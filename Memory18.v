==> flow/design.v <==
`timescale 1ns / 1ps
(*ram_style ="block"*)
module Memory18  (input clk, input rst, input[17:0] data_in,input[4:0] addr,input memWrite,input memRead, output reg[17:0] out);
 reg [17:0] dataMem [31:0];
 integer i;
 always@(posedge clk, posedge rst)
  begin
    if(rst)
      begin
        for(i = 0; i< 32 ; i = i + 1)
          dataMem[i] <= 18'd0;
      end
   else if(memWrite) begin
      dataMem[addr] <= data_in;
      end 
  end
 always@ (memRead, addr)
  begin
    if(memRead && addr <= 5'd8)
      out <= dataMem[addr];
		else
		begin out<= 8'd0; end
  end
endmodule
# Tool chain data of Memory18
# The steps from the RTL of Memory18 to its reports follow in flow order.
# Line numbers count from 1 in the design file above.
# Cell names lack the library's common part.
# Not given: n/a
# design
design	Memory18
clk_port	clk
cell_library	sky130hd
pvt_corner	tt_025C_1v80

# Elaborated design
# Source: Yosys, flattened and elaborated. Widths are those after wreduce. Registers that Yosys merges into a memory's read port (data or address) are not register bits. Print and check cells do not count. Equal cells are merged and count once.
# op_classes
n_addsub	0
n_mul	0
div	0
cmp	1
n_eq	31
n_shift	0
n_mux	2
bitwise	0
reduce_and_logical	34
# op_table
op	count
case mux 18 bit (select 32 bit)	1
== test 5 bit (second input constant)	16
AND reduction 2 bit	32
== test 5 x 4 -> 1 bit (second input constant)	8
== test 5 x 3 -> 1 bit (second input constant)	4
2-to-1 mux 18 bit	1
== test 5 x 2 -> 1 bit (second input constant)	2
== test 5 x 1 -> 1 bit (second input constant)	1
<= comparator 5 x 4 -> 1 bit (second input constant)	1
zero test 5 bit	1
logical AND 1 bit	1
# word_totals
register_bits	576
latch_bits	0
mem_bits_rw	0
mem_bits_ro	0
clocked_rd_ports_x_width	0
n_memories	0

# Longest topological paths
# Longest topological path by Yosys (ltp), each cell counted once; first at word level (registers and memories cut), then after technology mapping (sequential cells cut; the memories' decode and read muxes count).
# logic_depth
word_depth	3
abc_area	0
mapped_depth	9
mapped_depth_nobuf	6

# Mapped cells and area
# Yosys stat after the flow's synthesis: flattened, memories mapped to cells. It holds for the ABC_AREA given above (unset counts as 0); a run with the other value may have another netlist.
# The area totals of this step are shown rounded.
# mapped
mapped_cells	1896
mapped_area_um2	26040
seq_area_um2	14410
ffs	576
buf_cells	147
# types
type	count
dfrtp_1	576
mux2_2	565
a22oi_1	207
nand2_1	70
nor2_8	13
clkbuf_1	59
buf_2	44
buf_6	17
buf_4	25
nor2_4	13
nor2_1	37
nand4_1	22
mux2_1	11
a221oi_1	14
a22o_1	13
nand2_2	18
nand2_4	10
nor3_1	19
# Other cell types: 50; their cells: 163.

# Path before layout
# Path of least setup slack by OpenSTA after synthesis, without wires, with an ideal clock, recovery checks aside; 20% of the period is set as input and as output delay. Where synthesis merged equal registers, the netlist keeps one of their names.
# synth_path
kind	input port to output port
from	input addr[4]
to	output out[0]
tclk_ns	5.02
in_delay_ns	1.004
output_delay_ns	1.004
launch_ns	1.004
arrival_time_ns	2.534
t_required_ns	4.016
path_slack_ns	1.482
path_delay_ns	1.530
stages	9
synth_period_reached_ns	3.538
# "path_delay_ns" is the arrival time less input delay plus setup time.
# A path that ends at an output port has no setup time.
# "stages" counts driving pins, that of a launching flip-flop among them; a cell with two outputs on the path counts twice.
# "synth_period_reached_ns" = period - worst setup slack (recovery checks aside). The figure is calculated, with input and output delays left at 20% of the set period.
# Between the ends stands the longest chain of elaborated cells between them, by number of cells; it is not shown to be the way that was timed. Of several equally long chains one is given.
# Each line given opens the expression or statement behind the cell; cells for indexed reads and writes are added by Yosys, which also makes memories of some case tables.
# synth_between
path_cell_list	buf_4 or2_4 buf_6 nor2_8 buf_2 a22oi_1 nand4_1 nor2_1 a211oi_1
elab_chain_cells	3
# synth_lines
item	line_no	source
start, declared	3	module Memory18  (input clk, input rst, input[17:0] data_in,input[4:0] addr,input memWrite,input memRead, outp ...
<= comparator 5 x 4 -> 1 bit	19	if(memRead && addr <= 5'd8)
logical AND 1 bit	19
2-to-1 mux 18 bit	19
end, declared	3

# Worst path after layout
# Path of least setup slack in the final report of run 1 (OpenROAD, finished layout, wires in). Where an end is a register, its clock arrival counts in the times.
# layout_path
kind	flip-flop to output port
from	register dataMem[19][14]
to	output out[14]
tclk_ns	1.79
output_delay_ns	0.36
launch_ns	0.61
arrival_time_ns	2.66
t_required_ns	1.43
path_slack_ns	-1.23
stages	7
# Between the ends stands the longest chain of elaborated cells between them, by number of cells; it is not shown to be the way that was timed. Of several equally long chains one is given.
# layout_between
path_cell_list	dfrtp_1 a31o_4 a222oi_1 buf_4 and3_4 a31oi_4 buf_6
elab_chain_cells	2
# layout_lines
item	line_no	source
start, declared	4	reg [17:0] dataMem [31:0];
start, assigned	11	dataMem[i] <= 18'd0;
start, assigned	14	dataMem[addr] <= data_in;
case mux 18 bit (select 32 bit)	20	out <= dataMem[addr];
2-to-1 mux 18 bit	19	if(memRead && addr <= 5'd8)
end, declared	3	module Memory18  (input clk, input rst, input[17:0] data_in,input[4:0] addr,input memWrite,input memRead, outp ...

# Measured results for Memory18: 2 stored runs of the Yosys and OpenROAD flow on sky130hd. The settings differ; the order carries no meaning. The constraints put input and output delay at 20% of the set period each and load the outputs with 0.01 pF.
# "timing.worst_path_ns" = time allowed to the worst setup path (clock period - input delay - output delay, where it has them) - its slack; a late launch clock adds to it, a late capture clock takes from it.
# "total_power_mw": no workload was simulated; the value follows from the tool's default switching activity.
# Measured values are rounded.
# A setting shown as n/a is not set for that run.
name,run 1,run 2
period_ns,1.79,4.34
CORE_UTILIZATION,28,26
CORE_ASPECT_RATIO,0.53,n/a
GPL_ROUTABILITY_DRIVEN,0,n/a
CTS_CLUSTER_SIZE,43,n/a
MIN_ROUTING_LAYER,met1,met1
CAP_MARGIN,20,20
CORE_MARGIN,2,10
SLEW_MARGIN,20,20
SETUP_SLACK_MARGIN,n/a,0.76
PLACE_DENSITY_LB_ADDON,n/a,0.24
CELL_PAD_IN_SITES_GLOBAL_PLACEMENT,n/a,3
CELL_PAD_IN_SITES_DETAIL_PLACEMENT,n/a,1
TNS_END_PERCENT,n/a,5
GPL_TIMING_DRIVEN,n/a,0
timing.worst_path_ns,2.66,2.12
path_kind,flip-flop to output port,input port to output port
finalUtil_frac,0.395,0.33
total_power_mw,34.19,14.86
yosys_chip_area_um2,26040,26040
setup_worst_slack_ns,-1.231,0.481
dieArea_um2,95570,113200
