==> flow/design.v <==
`timescale 1ns / 1ps
module controller(input st,rst,clk,output reg memin_read,memin_write,Awrite,Bwrite,Reswrite,memout_read,
                  memout_write,clearRes,done , output reg[4:0]addr , output reg[4:0]addr18 ,output reg[1:0]part);
reg [3:0] ps;
reg [3:0] ns;
reg [4:0] count18 = 5'd0;
reg c18 = 1'd0;
reg [1:0] count3 = 2'd0;
reg c3 = 1'd0;
reg [3:0] count9 = 4'd0;
reg c9 = 1'd0;
reg [4:0] count27 = 5'd0;
reg c27 = 1'd0;
always@(     * ) begin
  ns = 4'd0;
  case(ps)
  4'b0000: ns = (st)? 4'b0001 : 4'b0000; 
  4'b0001: ns = (~st)? 4'b0010 : 4'b0001;  
  4'b0010: ns = (c18)? 4'b0011 : 4'b0010;
  4'b0011: ns = 4'b0100;
  4'b0100: ns = 4'b0101;
  4'b0101: ns = 4'b0110;
  4'b0110: ns = (c3) ? 4'b0111 : 4'b0011;
  4'b0111: ns=4'b1000;
  4'b1000: ns = (c9)?4'b1001 : 4'b0011;
  4'b1001: ns = 4'b1010;
  4'b1010: ns = (c27)? 4'b0000 : 4'b1010;
  default: ns = 4'b0000;
  endcase
end
always@(   posedge clk) begin
  memin_read=0; 
  memin_write=0; 
  Awrite=0; 
  Bwrite=0; 
  Reswrite=0; 
  memout_read=0; 
  memout_write=0; 
  clearRes=0; 
  done=0;
  addr = 4'b0000; addr18 = 4'b0000; part = 2'd0;
  case(ps)
  4'b0000: begin memout_read = 1'd0; end
  4'b0010: begin 
           memout_write = 0;
           if (c18 != 5'd18)
           memin_write = 1;
           addr = count18;
           if(count18 < 5'd17)
          	 count18 <= count18 + 1; 
           else
		c18 <= 1'd1;
           end
  4'b0011: begin
           memin_read = 1; 
           memin_write = 0; 
           memout_write = 0;
           Awrite = 1;  
           clearRes = 0;
           if ( count9 < 4'b0011)
          	 addr = count3;
	   else if ( count9 < 4'b0110 )
	  	 addr = 3 + count3;
	   else if ( count9 < 4'b1001 )
	  	 addr = 6 + count3;
           end
  4'b0100: begin
           memin_read = 1; 
           memin_write = 0;
           memout_write = 0;
           Bwrite = 1; 
           Awrite = 0;
	   if ( count9 < 4'b0011)
	   	addr = (count3*3) + count9 + 9;
	   else if ( count9 < 4'b0110 )
		addr = (count3*3) + count9 + 6;
	   else if ( count9 < 4'b1001 )
		addr = (count3*3) + count9 + 3;
          end
  4'b0110: begin 
           memin_write = 0;
           memout_write = 0;
           Reswrite = 1; 
           if(count3 < 3)
          	 count3 <= count3 + 2'd1; 
           else
		c3 = 1'd1;
           memin_read = 0; 
           Bwrite = 0;
           end
  4'b0111: begin memout_write = 1;memin_write = 0; addr18= count9; Reswrite = 0; count3 <= 2'd0; c3 = 1'd0; end
  4'b1000: begin 
          clearRes = 1; 
          memin_write = 0;
          memout_write = 0; 
          if(count9 < 4'b1000)
         	 count9 <= count9+1;  
          else
                 c9 <= 1'd1;    
          end
  4'b1001: begin done = 1; memin_write = 0; memout_write = 0;  end
  4'b1010: begin 
                memout_write = 0; 
                memin_write = 0;
                if( count27 < 5'd26)
			count27 <= count27 + 5'd1;
                else
                	c27 = 1'd1;
                memout_read =1;
          if( count27 == 5'd0 || count27 == 5'd1 || count27 == 5'd2)
            	addr18 = 4'd0;
          else if  ( count27 == 5'd3 || count27 == 5'd4 || count27 == 5'd5)
            addr18 = 4'd1;
          else if  ( count27 == 5'd6 || count27 == 5'd7 || count27 == 5'd8)
            addr18 = 4'd2;
          else if  ( count27 == 5'd9 || count27 == 5'd10 || count27 == 5'd11)
            addr18 = 4'd3;
          else if  ( count27 == 5'd12 || count27 == 5'd13 || count27 == 5'd14)
            addr18 = 4'd4;
          else if  ( count27 == 5'd15 || count27 == 5'd16 || count27 == 5'd17)
            addr18 = 4'd5;
          else if  ( count27 == 5'd18 || count27 == 5'd19 || count27 == 5'd20)
            addr18 = 4'd6;
          else if  ( count27 == 5'd21 || count27 == 5'd22 || count27 == 5'd23)
            addr18 = 4'd7;
          else if  ( count27 == 5'd24 || count27 == 5'd25 || count27 == 5'd26)
            addr18 = 4'd8;
          else 
             addr18 = 4'd9;
           part = count27-(addr18*3); 
       end
  default:{ memin_read, memin_write ,Awrite,Bwrite,
            Reswrite,memout_read,memout_write,clearRes,done, addr, addr18, part}= 21'd0;
  endcase
end
always@(posedge clk , posedge rst) begin
  if(rst) ps<= 4'b0;
  else ps <= ns;
end
endmodule
# From RTL to reports: controller
# What the tools print for controller, step after step.
# Line numbers count from 1 in the design file above.
# Operators: Yosys type, input widths -> output width; for muxes data width and select width s.
# Cell names lack the library's common part.
# Not given: n/a
[inputs]
top = "controller"
clk_port = "clk"
cell_library = "sky130hd"
pvt_corner = "tt_025C_1v80"

# After elaboration
# Source: Yosys, flattened and elaborated, memories not mapped. Widths are those after wreduce. Registers that Yosys merges into a memory's read port (data or address) are not register bits. Print and check cells do not count. Equal cells are merged and count once.
[word_totals]
latchBits = 0
word_cells = 149
mem_bits_rw = 0
input_bits = 3
n_memories = 0
output_inout_bits = 21
register_bits = 45
clocked_rd_ports_x_width = 0
mem_bits_ro = 0
[classes]
n_logic = 3
reduce_and_logical = 30
eq_ne = 38
n_cmp = 7
n_mul = 2
add_sub_neg = 11
n_shift = 0
n_mux = 37
div = 0
[ops]
columns = ["op", "n"]
rows = [
  ["$mux 5", 12],
  ["$eq 5x5->1 const B", 11],
  ["$pmux 4 s11", 1],
  ["$eq 5x4->1 const B", 8],
  ["$eq 5x3->1 const B", 4],
  ["$mux 4", 5],
  ["$logic_or 1x1->1", 18],
  ["$reduce_and 2->1", 8],
  ["$eq 4x3->1 const B", 4],
  ["$pmux 5 s3", 1],
  ["$eq 4x4->1 const B", 3],
  ["$mux 1", 12],
  ["$add 5x1->5 const B", 2],
  ["$eq 5x2->1 const B", 2],
  ["$mul 5x2->2 const B", 1],
  ["$lt 5x5->1 const B", 2],
  ["$pmux 5 s2", 1],
  ["$mul 2x2->4 const B", 1],
  ["$eq 4x2->1 const B", 2],
  ["$lt 4x4->1 const B", 2],
  ["$add 4x4->5", 1],
  ["$eq 5x1->1 const B", 1],
  ["$add 5x2->5 const B", 1],
  ["$add 5x3->5 const B", 1],
  ["$add 5x4->5 const B", 1],
  ["$logic_not 5->1", 1],
  ["$ne 2x2->1 const B", 2],
  ["$add 3x2->4 const A", 1],
]
# Not listed: further kinds 16, cells in them 19.

# Longest topological paths
# Longest topological path by Yosys (ltp), each cell counted once; first at word level (registers and memories cut), then after technology mapping (sequential cells cut; the memories' decode and read muxes count).
[depth]
depth_word = 15
ABC_AREA = 0
ltp_mapped = 11
depth_no_buf = 10

# Netlist
# Source: synth_stat.txt of the flow (Yosys; design flattened, memories mapped). It holds for the ABC_AREA given above (unset counts as 0); a run with the other value may have another netlist.
# Totals and module areas in this step are rounded.
[synth_totals]
cells = 239
mapped_area_mm2 = 0.00258
flip_flops = 51
buffers = 8
seq_area_mm2 = 0.00128
[by_type]
columns = ["type", "n", "area_total_um2"]
rows = [
  ["edfxtp_1", 20, 600.576],
  ["dfxtp_1", 20, 400.384],
  ["ha_1", 21, 262.752],
  ["dfrtp_1", 10, 250.24],
  ["xnor2_1", 12, 105.101],
  ["inv_1", 24, 90.086],
  ["xor2_1", 8, 70.067],
  ["nand2_1", 16, 60.058],
  ["nor2_1", 16, 60.058],
  ["o21ai_0", 12, 60.058],
  ["a21oi_1", 11, 55.053],
  ["fa_1", 2, 40.038],
  ["nand3_1", 8, 40.038],
  ["buf_6", 3, 33.782],
  ["o211ai_1", 4, 30.029],
  ["a221oi_1", 3, 26.275],
  ["dfstp_2", 1, 26.275],
  ["and2_1", 4, 25.024],
]
# Other cell types: 32; their cells: 44.

# Worst setup path after synthesis
# OpenSTA on the mapped netlist: ideal clock, no wires. The path of least setup slack (recovery checks aside). Input and output delay are each 20% of the period. Register names are those of the netlist, which keeps one name where synthesis merged equal registers.
[synth_path]
path_kind = "register -> register"
start = "register count3[0]"
end = "register addr[3]"
t_required_ns = 3.639
t_first_pin_ns = 0.000
setup_time_ns = 0.131
delay_ns = 2.877
path_slack_ns = 0.894
n_path_buf = 1
t_arrival_ns = 2.746
stages = 12
period_ns = 3.77
period_less_setup_slack_ns = 2.876
# "delay_ns" is the arrival time less input delay plus setup time.
# "stages" counts driving pins, that of a launching flip-flop among them; a cell with two outputs on the path counts twice.
# "period_less_setup_slack_ns" is the clock period less the worst setup slack; recovery checks do not enter. This is arithmetic on one report: input and output delays are still those of the set period (20% each).
# Between the ends stands the longest chain of elaborated cells between them, by number of cells; it is not shown to be the way that was timed. Of several equally long chains one is given.
# A line is the first line of the expression or statement that the cell stems from. Yosys adds cells for indexed reads and writes and turns some case tables into memories.
# At most two assigning lines are given for a register; there are more.
[synth_between]
cell_sequence = "edfxtp_1 > inv_1 > fa_1 > inv_1 > ha_1 > fa_1 > clkbuf_1 > inv_1 > ha_1 > xnor2_1 > a221oi_1 > o211ai_1"
elab_chain_cells = 7
cells_between = 13
cone_classes = "5 x add/sub; 1 x mul; 7 x mux"
[synth_rtl]
columns = ["item", "line_no", "text"]
rows = [
  ["from (decl)", 8, "reg [1:0] count3 = 2'd0;"],
  ["from (assign)", 85, "count3 <= count3 + 2'd1;"],
  ["from (assign)", 91, "4'b0111: begin memout_write = 1;memin_write = 0; addr18= count9; Reswrite = 0; count3 <= 2'd0; c3 = 1'd0; end"],
  ["$mul 2x2->4", 78, "addr = (count3*3) + count9 + 3;"],
  ["$add 4x4->5", 78, ""],
  ["$add 5x2->5", 78, ""],
  ["$mux 5", 77, "else if ( count9 < 4'b1001 )"],
  ["$mux 5", 75, "else if ( count9 < 4'b0110 )"],
  ["$mux 5", 73, "if ( count9 < 4'b0011)"],
  ["$pmux 5 s3", 42, "case(ps)"],
  ["to (assign)", 48, "addr = count18;"],
  ["to (assign)", 61, "addr = count3;"],
  ["to (decl)", 3, "memout_write,clearRes,done , output reg[4:0]addr , output reg[4:0]addr18 ,output reg[1:0]part);"],
]

# Path in the finished layout
# Path of least setup slack in the final report of run 1 (OpenROAD, finished layout, wires in). Where an end is a register, its clock arrival counts in the times.
[layout_path]
path_kind = "register -> register"
start = "register count3[0]"
end = "register addr[2]"
t_first_pin_ns = 0.30
path_slack_ns = 3.24
t_arrival_ns = 3.27
stages = 11
setup_time_ns = 0.10
period_ns = 6.32
n_path_buf = 0
t_required_ns = 6.52
# Between the ends stands the longest chain of elaborated cells between them, by number of cells; it is not shown to be the way that was timed. Of several equally long chains one is given.
# At most two assigning lines are given for a register; there are more.
[layout_between]
cell_sequence = "edfxtp_1 > inv_1 > fa_1 > inv_1 > ha_1 > fa_1 > ha_1 > inv_1 > a221oi_1 > a21oi_1 > a221o_1"
elab_chain_cells = 7
cells_between = 14
cone_classes = "6 x add/sub; 1 x mul; 7 x mux"
[layout_rtl]
columns = ["item", "line_no", "text"]
rows = [
  ["from (decl)", 8, "reg [1:0] count3 = 2'd0;"],
  ["from (assign)", 85, "count3 <= count3 + 2'd1;"],
  ["from (assign)", 91, "4'b0111: begin memout_write = 1;memin_write = 0; addr18= count9; Reswrite = 0; count3 <= 2'd0; c3 = 1'd0; end"],
  ["$mul 2x2->4", 78, "addr = (count3*3) + count9 + 3;"],
  ["$add 4x4->5", 78, ""],
  ["$add 5x2->5", 78, ""],
  ["$mux 5", 77, "else if ( count9 < 4'b1001 )"],
  ["$mux 5", 75, "else if ( count9 < 4'b0110 )"],
  ["$mux 5", 73, "if ( count9 < 4'b0011)"],
  ["$pmux 5 s3", 42, "case(ps)"],
  ["to (assign)", 48, "addr = count18;"],
  ["to (assign)", 61, "addr = count3;"],
  ["to (decl)", 3, "memout_write,clearRes,done , output reg[4:0]addr , output reg[4:0]addr18 ,output reg[1:0]part);"],
]

Top module controller; platform sky130hd; tools Yosys and OpenROAD; 2 stored runs in no particular order. Input and output delays are each 20% of the period that was set; the output load is 0.01 pF.
"achieved_clock_period_ns" means the clock period less the worst setup slack. The figure is calculated, with input and output delays left at 20% of the set period.
"worst_path_time_ns" is the time allowed to the run's worst setup path (the clock period less input and output delay, where it has them) less its slack. Clock arrival times count: a late capture clock shortens it, a late launch clock lengthens it.
Values from the reports are rounded here.

# run 1
==> flow/run.sh <==
#!/bin/bash
# the make line also repeats the synthesis and layout settings of config.mk as NAME=value (left out here)
make -C /OpenROAD-flow-scripts/flow DESIGN_CONFIG=/design/flow/config.mk WORK_HOME=/design/flow/orfs CLKGATE_MAP_FILE= finish
==> flow/config.mk <==
export PLATFORM = sky130hd
export DESIGN_NAME = controller
export DESIGN_NICKNAME = controller
export VERILOG_FILES = /design/flow/design.v
export SDC_FILE = /design/flow/constraint.sdc
export NUM_CORES = 4
export LEC_CHECK = 0
export CAP_MARGIN = 20
export CORE_MARGIN = 2
export CORE_UTILIZATION = 25
export CTS_CLUSTER_DIAMETER = 85
export MAX_ROUTING_LAYER = met5
export MIN_ROUTING_LAYER = met1
export SETUP_SLACK_MARGIN = -0.14
export SLEW_MARGIN = 20
==> flow/constraint.sdc <==
create_clock -name core_clock -period 6.32 [get_ports {clk}]
set_input_delay 1.2640 -clock core_clock [delete_from_list [all_inputs] [get_ports {clk}]]
set_output_delay 1.2640 -clock core_clock [all_outputs]
set_load 0.01 [all_outputs]

==> run 1: results <==
synth_chip_area_mm2=0.00258
final_die_area_mm2=0.0111
post_route_stdcell_area_mm2=0.00301
layout_utilization_pct=29.5
fin_ws_ns=3.24
tns_ns=0.000
holdWs_ns=0.361
achieved_clock_period_ns=3.076
worst_path_time_ns=3.08
critical_path_kind="register -> register"

# run 2
==> flow/run.sh <==
#!/bin/bash
# the make line also repeats the synthesis and layout settings of config.mk as NAME=value (left out here)
make -C /OpenROAD-flow-scripts/flow DESIGN_CONFIG=/design/flow/config.mk WORK_HOME=/design/flow/orfs CLKGATE_MAP_FILE= finish
==> flow/config.mk <==
export PLATFORM = sky130hd
export DESIGN_NAME = controller
export DESIGN_NICKNAME = controller
export VERILOG_FILES = /design/flow/design.v
export SDC_FILE = /design/flow/constraint.sdc
export NUM_CORES = 4
export LEC_CHECK = 0
export ABC_AREA = 1
export CAP_MARGIN = 25
export CELL_PAD_IN_SITES_GLOBAL_PLACEMENT = 1
export CORE_MARGIN = 5
export CORE_UTILIZATION = 54
export CTS_CLUSTER_DIAMETER = 140
export CTS_CLUSTER_SIZE = 35
export MIN_ROUTING_LAYER = met1
export PLACE_DENSITY = 0.86
export SLEW_MARGIN = 20
export TNS_END_PERCENT = 80
==> flow/constraint.sdc <==
create_clock -name core_clock -period 2.01 [get_ports {clk}]
set_input_delay 0.4020 -clock core_clock [delete_from_list [all_inputs] [get_ports {clk}]]
set_output_delay 0.4020 -clock core_clock [all_outputs]
set_load 0.01 [all_outputs]

==> run 2: results <==
synth_chip_area_mm2=0.00263
final_die_area_mm2=0.00636
post_route_stdcell_area_mm2=0.00337
layout_utilization_pct=71.4
fin_ws_ns=-0.608
tns_ns=-1.75
holdWs_ns=0.358
achieved_clock_period_ns=2.618
worst_path_time_ns=2.62
critical_path_kind="register -> register"
